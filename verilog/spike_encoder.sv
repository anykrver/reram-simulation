==> flow/design.v <==
module spike_encoder #(
    parameter RATE_WIDTH = 8,
    parameter LFSR_WIDTH = 16
) (
    input  wire                  clk,
    input  wire                  rst_n,
    input  wire                  en,         
    input  wire [RATE_WIDTH-1:0] rate,       
    output reg                   spike
);
    reg [LFSR_WIDTH-1:0] lfsr;
    wire feedback = lfsr[0];
    always @(posedge clk or negedge rst_n) begin
        if (!rst_n) begin
            lfsr  <= 16'hACE1;  
            spike <= 1'b0;
        end else if (en) begin
            lfsr <= (lfsr >> 1) ^ (feedback ? 16'hB400 : 16'h0000);
            spike <= (lfsr[LFSR_WIDTH-1 -: RATE_WIDTH] < rate);
        end else begin
            spike <= 1'b0;
        end
    end
endmodule
### From RTL to reports: spike_encoder

Tool output for the design above, in the order of the flow.
Lines are those of the file above, counted from 1.
Cell names lack the library's common part.
A cell with n/a has no value.

| design | value |
|---|---|
| top module | spike_encoder |
| clock port | clk |
| standard-cell library | sky130hd |
| corner | tt_025C_1v80 |

### Elaborated design

Counts by Yosys on the flattened word-level netlist (proc, flatten, opt, wreduce; memories kept). Register bits leave out memories and registers merged into their read ports (data or address); mux counts leave out enables and synchronous resets folded into registers. Print and check cells are left out. Cells with the same type and inputs are merged into one.

| cells by class | value |
|---|---|
| bitwise gates (word level) | 1 |
| order comparisons | 1 |
| muxes and demuxes | 2 |

Operator list:

| kind | count |
|---|---|
| XOR 15 x 16 -> 16 bit | 1 |
| 2-to-1 mux 16 bit | 1 |
| less-than comparator 8 bit | 1 |
| 2-to-1 mux 1 bit | 1 |

| storage and ports | value |
|---|---|
| register bits | 17 |
| output and inout bits | 1 |
| input bits | 11 |
| elaborated cells | 6 |

### Longest topological paths

Depth = most cells in a row (Yosys ltp): at word level without a register or memory, in the mapped netlist without a sequential cell, where the memories' decode and read muxes count.

| logic depth | value |
|---|---|
| word-level depth | 2 |
| ABC_AREA | 0 |
| mapped depth | 5 |
| gate-level depth less buffers | 5 |

### Netlist

Source: synth_stat.txt of the flow (Yosys; design flattened, memories mapped). It holds for the ABC_AREA given above (unset counts as 0); a run with the other value may have another netlist.

| mapped netlist | value |
|---|---|
| cell count | 67 |
| mapped flip-flops | 17 |
| cell area after synthesis | 833.3 sq um |
| sequential part of the area | 435.4 sq um |
| buffer cells | 2 |

Cell types:

| type | count | total area (sq um) |
|---|---|---|
| dfrtp_1 | 9 | 225.216 |
| dfstp_2 | 8 | 210.202 |
| mux2_2 | 13 | 146.39 |
| ha_1 | 7 | 87.584 |
| inv_1 | 7 | 26.275 |
| xnor2_1 | 3 | 26.275 |
| a21oi_1 | 4 | 20.019 |
| nor2_1 | 5 | 18.768 |
| a211oi_1 | 2 | 15.014 |
| buf_6 | 1 | 11.261 |
| o21ai_0 | 2 | 10.01 |
| and2b_1 | 1 | 7.507 |
| buf_4 | 1 | 7.507 |
| nand4_1 | 1 | 6.256 |
| nor2b_1 | 1 | 6.256 |
| o21ai_1 | 1 | 5.005 |
| nand2_1 | 1 | 3.754 |

### Worst setup path after synthesis

Path of least setup slack by OpenSTA after synthesis, without wires, with an ideal clock, recovery checks aside; 20% of the period is set as input and as output delay. Where synthesis merged equal registers, the netlist keeps one of their names.

| timing path after synthesis | value |
|---|---|
| path type | input to register |
| from | input rate[2] |
| to | register spike |
| launch time at the first pin | 0.536 ns |
| delay of the path | 0.818 ns |
| input delay | 0.536 ns |
| stages | 5 |
| data required time | 2.603 ns |
| setup time | 0.077 ns |
| arrival | 1.277 ns |
| clock period | 2.68 ns |
| buffers on the path | 0 |
| path slack | 1.325 ns |
| synthesis period reached | 1.355 ns |

"delay of the path" = arrival - input delay + setup time.
"stages": output pins that drive a net of the path, with the launching flip-flop's if there is one; two outputs of one cell count as two.
"synthesis period reached" = period - worst setup slack (recovery checks aside). The figure is calculated, with input and output delays left at 20% of the set period.
The rows between start and end are the longest chain of elaborated cells between them; the timing report does not say that the signal goes this way. Where chains are equally long, one stands for them.
Each line given opens the expression or statement behind the cell; cells for indexed reads and writes are added by Yosys, which also makes memories of some case tables.
At most two assigning lines are given for a register; there are more.

| between the ends, after synthesis | value |
|---|---|
| cells stage by stage | inv_1 -> ha_1 -> a211oi_1 -> o21ai_0 -> a21oi_1 |
| length of the longest elaborated chain | 2 |
| elaborated cells between the ends (all ways) | 2 |
| source lines of those cells | 2 |
| classes of those cells | compare (1); mux (1) |

Ends and longest elaborated chain, after synthesis:

| what | RTL line | source |
|---|---|---|
| start, declared | 8 | `input  wire [RATE_WIDTH-1:0] rate,` |
| less-than comparator 8 bit | 19 | `spike <= (lfsr[LFSR_WIDTH-1 -: RATE_WIDTH] < rate);` |
| 2-to-1 mux 1 bit | 17 | `end else if (en) begin` |
| end, assigned | 16 | `spike <= 1'b0;` |
| end, assigned | 19 |  |
| end, declared | 9 | `output reg                   spike` |

### Worst path after layout

From the final timing report of run 1: the path of least setup slack in the routed layout; clock arrival at registers is part of the times.

| timing path post-layout | value |
|---|---|
| path type | register to register |
| from | register lfsr[10] |
| to | register spike |
| clock period | 1.09 ns |
| buffers on the path | 0 |
| launch time at the first pin | 0.29 ns |
| path slack | -0.17 ns |
| stages | 5 |
| setup time | 0.07 ns |
| data required time | 1.31 ns |
| arrival | 1.48 ns |

The rows between start and end are the longest chain of elaborated cells between them; the timing report does not say that the signal goes this way. Where chains are equally long, one stands for them.
At most two assigning lines are given for a register; there are more.

| between the ends, post-layout | value |
|---|---|
| cells stage by stage | dfstp_2 -> ha_4 -> a211oi_4 -> o21ai_1 -> a21oi_1 |
| length of the longest elaborated chain | 2 |
| elaborated cells between the ends (all ways) | 2 |
| source lines of those cells | 2 |
| classes of those cells | compare (1); mux (1) |

Ends and longest elaborated chain, post-layout:

| what | RTL line | source |
|---|---|---|
| start, declared | 11 | `reg [LFSR_WIDTH-1:0] lfsr;` |
| start, assigned | 15 | `lfsr  <= 16'hACE1;` |
| start, assigned | 18 | `lfsr <= (lfsr >> 1) ^ (feedback ? 16'hB400 : 16'h0000);` |
| less-than comparator 8 bit | 19 | `spike <= (lfsr[LFSR_WIDTH-1 -: RATE_WIDTH] < rate);` |
| 2-to-1 mux 1 bit | 17 | `end else if (en) begin` |
| end, assigned | 16 | `spike <= 1'b0;` |
| end, assigned | 19 |  |
| end, declared | 9 | `output reg                   spike` |

Subject: spike_encoder on sky130hd, stored results

Hello all,

Module spike_encoder, platform sky130hd: 2 stored runs of the flow (Yosys, OpenROAD) with differing settings, in no particular order. Input and output delays are each 20% of the period that was set; the output load is 0.01 pF.
"achieved clock period" is the run's clock period less its worst setup slack. It is reckoned from that one timing run; input and output delays stay at 20% of the period that was set.
"critical setup path time": the worst setup path's part of the clock period (all of it between registers, 20% less for each end at a port) less its slack. A launch clock that arrives late makes it longer, a capture clock that arrives late makes it shorter.
"power consumption": no workload was simulated; the value follows from the tool's default switching activity.
Among the settings, . means not set for that run.

| run | period_ns | CORE_UTILIZATION | PLACE_DENSITY_LB_ADDON | CORE_ASPECT_RATIO | CORE_MARGIN | CELL_PAD_IN_SITES_DETAIL_PLACEMENT | GPL_ROUTABILITY_DRIVEN | CTS_CLUSTER_DIAMETER | SLEW_MARGIN | MAX_ROUTING_LAYER | CAP_MARGIN | SETUP_SLACK_MARGIN | PLACE_DENSITY | TNS_END_PERCENT | GPL_TIMING_DRIVEN | CTS_CLUSTER_SIZE | standard-cell area of the final layout (sq um) | cell area after synthesis (sq um) | setup slack of the critical path (ns) | achieved clock period (ns) | post-route utilization (%) | setup TNS (ns) | critical setup path time (ns) | worst path kind | die size (sq um) | power consumption (uW) |
|---|---|---|---|---|---|---|---|---|---|---|---|---|---|---|---|---|---|---|---|---|---|---|---|---|---|---|
| run 1 | 1.09 | 35 | 0.27 | 0.74 | 2 | 2 | 0 | 97 | 40 | met4 | 20 | . | . | . | . | . | 1119.8 | 833.3 | -0.172 | 1.262 | 48.9 | -0.172 | 1.26 | register to register | 2791.6 | 2767 |
| run 2 | 1.79 | 38 | . | . | 5 | 2 | 1 | 76 | 20 | met4 | 20 | 0.4 | 0.48 | 75 | 0 | 34 | 1017.2 | 833.3 | 0.464 | 1.326 | 47.3 | 0.000 | 0.97 | input to register | 3229.7 | 1491 |

Thanks
