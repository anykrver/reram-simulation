==> flow/design.v <==
module crossbar_controller #(
    parameter TIMESTEPS = 50,
    parameter TS_WIDTH  = 6      
) (
    input  wire         clk,
    input  wire         rst_n,
    input  wire         start,
    output reg          clear_acc,   
    output reg          apply_v,     
    output reg          sample_i,    
    output reg          done
);
    typedef enum reg [2:0] {
        S_IDLE     = 3'd0,
        S_CLEAR    = 3'd1,
        S_INTEGRATE = 3'd2,
        S_SAMPLE   = 3'd3,
        S_DONE     = 3'd4
    } state_t;
    state_t state;
    reg [TS_WIDTH-1:0] timer;
    always @(posedge clk or negedge rst_n) begin
        if (!rst_n) begin
            state     <= S_IDLE;
            timer     <= 0;
            clear_acc <= 1'b0;
            apply_v   <= 1'b0;
            sample_i  <= 1'b0;
            done      <= 1'b0;
        end else case (state)
            S_IDLE: begin
                done <= 1'b0;
                if (start) begin
                    state     <= S_CLEAR;
                    clear_acc <= 1'b1;
                end
            end
            S_CLEAR: begin
                clear_acc <= 1'b0;
                apply_v   <= 1'b1;
                timer     <= 0;
                state     <= S_INTEGRATE;
            end
            S_INTEGRATE: begin
                if (timer == TIMESTEPS - 1) begin
                    apply_v <= 1'b0;
                    state   <= S_SAMPLE;
                end else begin
                    timer <= timer + 1;
                end
            end
            S_SAMPLE: begin
                sample_i <= 1'b1;
                state    <= S_DONE;
            end
            S_DONE: begin
                sample_i <= 1'b0;
                done     <= 1'b1;
                state    <= S_IDLE;
            end
            default: state <= S_IDLE;
        endcase
    end
endmodule
# Reports on crossbar_controller
# What the tools print for crossbar_controller, step after step.
# Line numbers count from 1 in the design file above.
# Operators carry their Yosys type and port widths (W data, S select, Z words).
# Cell names lack the library's common part.
# Not given: n/a
[setup] design="crossbar_controller" clock_port="clk" library="sky130hd" corner="tt_025C_1v80"

# Elaborated design
# Source: Yosys, flattened and elaborated, memories not mapped. Widths are those after wreduce. Registers that Yosys merges into a memory's read port (data or address) are not register bits. Print and check cells do not count. Equal cells are merged and count once.
[word_totals] reg_bits=13 in_bits=3 output_inout_bits=4 word_cells=35
[classes] add_sub_neg=1 equal=8 mux=11 n_reduce_logical=9
[ops] cell="$pmux W6 S2" count=1
[ops] cell="$pmux W3 S4" count=1
[ops] cell="$reduce_and A2 Y1" count=4
[ops] cell="$reduce_bool A2 Y1" count=4
[ops] cell="$pmux W1 S2" count=4
[ops] cell="$ne A2 B2 Y1 const B" count=3
[ops] cell="$eq A3 B2 Y1 const B" count=2
[ops] cell="$add A6 B1 Y6 const B" count=1
[ops] cell="$eq A6 B6 Y1 const B" count=1
[ops] cell="$mux W6" count=1
[ops] cell="$mux W3" count=2
[ops] cell="$eq A3 B1 Y1 const B" count=1
[ops] cell="$eq A3 B3 Y1 const B" count=1
[ops] cell="$logic_not A3 Y1" count=1
[ops] cell="$mux W1" count=2

# Longest topological paths
# Depth = most cells in a row (Yosys ltp): at word level without a register or memory, in the mapped netlist without a sequential cell, where the memories' decode and read muxes count.
[depth] depth_word=3 ABC_AREA=0 ltp_mapped=5 mapped_depth_nobuf=5

# Synthesis result
# Yosys stat after the flow's synthesis: flattened, memories mapped to cells. It holds for the ABC_AREA given above (unset counts as 0); a run with the other value may have another netlist.
[types] cell_type="dfrtp_1" count=14 area_total_um2=350.336
[types] cell_type="mux2i_1" count=3 area_total_um2=30.029
[types] cell_type="dfstp_2" count=1 area_total_um2=26.275
[types] cell_type="nor2_1" count=7 area_total_um2=26.275
[types] cell_type="ha_1" count=2 area_total_um2=25.024
[types] cell_type="nand2_1" count=6 area_total_um2=22.522
[types] cell_type="inv_1" count=5 area_total_um2=18.768
[types] cell_type="nor3b_4" count=1 area_total_um2=18.768
[types] cell_type="o2bb2ai_1" count=2 area_total_um2=17.517
[types] cell_type="xor2_1" count=2 area_total_um2=17.517
[types] cell_type="a21o_1" count=2 area_total_um2=15.014
[types] cell_type="and3_1" count=2 area_total_um2=12.512
[types] cell_type="nand4_1" count=2 area_total_um2=12.512
[types] cell_type="o22ai_1" count=2 area_total_um2=12.512
[types] cell_type="or3_1" count=2 area_total_um2=12.512
[types] cell_type="nand3_1" count=2 area_total_um2=10.01
[types] cell_type="o21ai_0" count=2 area_total_um2=10.01
[types] cell_type="nand4b_1" count=1 area_total_um2=8.758
# Other cell types: 8; their cells: 8.
[synth_totals] cells=66 area_um2=699.4 seq_area_um2=376.6 flip_flops=15 buffers=1

# Worst setup path after synthesis
# OpenSTA on the mapped netlist: ideal clock, no wires. The path of least setup slack (recovery checks aside). Input and output delay are each 20% of the period. Register names are those of the netlist, which keeps one name where synthesis merged equal registers.
[synth_timing] path_type="reg2reg" startpoint="register timer[0]" endpoint="register timer[1]" tclk_ns=2.85 setup_time_ns=0.116 launch_ns=0.000 arrival_ns=1.183 required_time_ns=2.734 setup_slack_ns=1.552 path_delay_ns=1.299 driving_pins=5 n_path_buf=0 period_less_setup_slack_ns=1.298
# "path_delay_ns" is the arrival time less input delay plus setup time.
# "driving_pins": output pins that drive a net of the path, with the launching flip-flop's if there is one; two outputs of one cell count as two.
# "period_less_setup_slack_ns" is the clock period less the worst setup slack; recovery checks do not enter. This is arithmetic on one report: input and output delays are still those of the set period (20% each).
# The rows between start and end are the longest chain of elaborated cells between them; the timing report does not say that the signal goes this way. Where chains are equally long, one stands for them.
# A line is the first line of the expression or statement that the cell stems from. Yosys adds cells for indexed reads and writes and turns some case tables into memories.
# At most two assigning lines are given for a register; there are more.
[synth_between] cell_sequence="dfrtp_1 ha_1 and2_1 and2_2 o311ai_0" elab_chain_cells=3 cone_cells=6 cone_lines=3 classes_between="add/sub (1); eq/ne (2); mux (2); reduce/logical (1)"
[synth_lines] element="start: declaration" line=21 source="reg [TS_WIDTH-1:0] timer;"
[synth_lines] element="start: assignment" line=25 source="timer     <= 0;"
[synth_lines] element="start: assignment" line=49 source="timer <= timer + 1;"
[synth_lines] element="$add A6 B1 Y6" line=49
[synth_lines] element="$mux W6" line=45 source="if (timer == TIMESTEPS - 1) begin"
[synth_lines] element="$pmux W6 S2" line=30 source="end else case (state)"
[synth_lines] element="end: assignment" line=25
[synth_lines] element="end: assignment" line=49
[synth_lines] element="end: declaration" line=21

# Worst path after layout
# From the final timing report of entry A: the path of least setup slack in the routed layout; clock arrival at registers is part of the times.
[layout_timing] path_type="reg2out" startpoint="register clear_acc" endpoint="output port clear_acc" tclk_ns=1.83 output_delay_ns=0.37 launch_ns=0.28 arrival_ns=1.20 required_time_ns=1.46 setup_slack_ns=0.27 driving_pins=2 n_path_buf=1
# At most two assigning lines are given for a register; there are more.
[layout_between] cell_sequence="dfrtp_1 clkdlybuf4s50_1" elab_chain_cells=0 cone_cells=0 cone_lines=0
[layout_lines] element="start: declaration" line=8 source="output reg          clear_acc,"
[layout_lines] element="start: assignment" line=26 source="clear_acc <= 1'b0;"
[layout_lines] element="start: assignment" line=35 source="clear_acc <= 1'b1;"
[layout_lines] element="end: declaration" line=8

# Settings and measured results of 2 stored flow runs for module crossbar_controller (sky130hd), not sorted in any way. The constraints put input and output delay at 20% of the set period each and load the outputs with 0.01 pF.
# By "achievedPeriod_ns" is meant the clock period of the run minus its worst setup slack. This is arithmetic on one report: input and output delays are still those of the set period (20% each).
# "timing.worst_path_ns" is the time allowed to the run's worst setup path (the clock period less input and output delay, where it has them) less its slack. Clock arrival times count: a late capture clock shortens it, a late launch clock lengthens it.
# By "totalPower_mw" is meant OpenSTA's value without simulated activity: inputs other than the clock are taken to toggle once in ten clock periods, and the tool carries that through the logic.
run="entry A" settings period_ns=1.83 CORE_UTILIZATION=40 PLACE_DENSITY_LB_ADDON=0.08 CORE_ASPECT_RATIO=1.19 CELL_PAD_IN_SITES_GLOBAL_PLACEMENT=3 ABC_AREA=0 CTS_CLUSTER_DIAMETER=354 SLEW_MARGIN=25 MIN_ROUTING_LAYER="met2" CAP_MARGIN=20 CORE_MARGIN=2
run="entry A" results post_synth_area_um2=699.4 die_um2=2100.2 final_stdcell_area_um2=818.3 finish.utilization_frac=0.498 ws_setup_ns=0.267 timing.setup.tns_ns=0.000 totalPower_mw=1.188 achievedPeriod_ns=1.563 timing.worst_path_ns=1.20 critical_path_kind="reg2out"
run="entry B" settings period_ns=1.63 SETUP_SLACK_MARGIN=0.49 CAP_MARGIN=20 CORE_MARGIN=2 CORE_UTILIZATION=40 SLEW_MARGIN=20
run="entry B" results post_synth_area_um2=699.4 die_um2=2099.0 final_stdcell_area_um2=1014.7 finish.utilization_frac=0.601 ws_setup_ns=0.361 timing.setup.tns_ns=0.000 totalPower_mw=1.813 achievedPeriod_ns=1.269 timing.worst_path_ns=1.27 critical_path_kind="reg2reg"
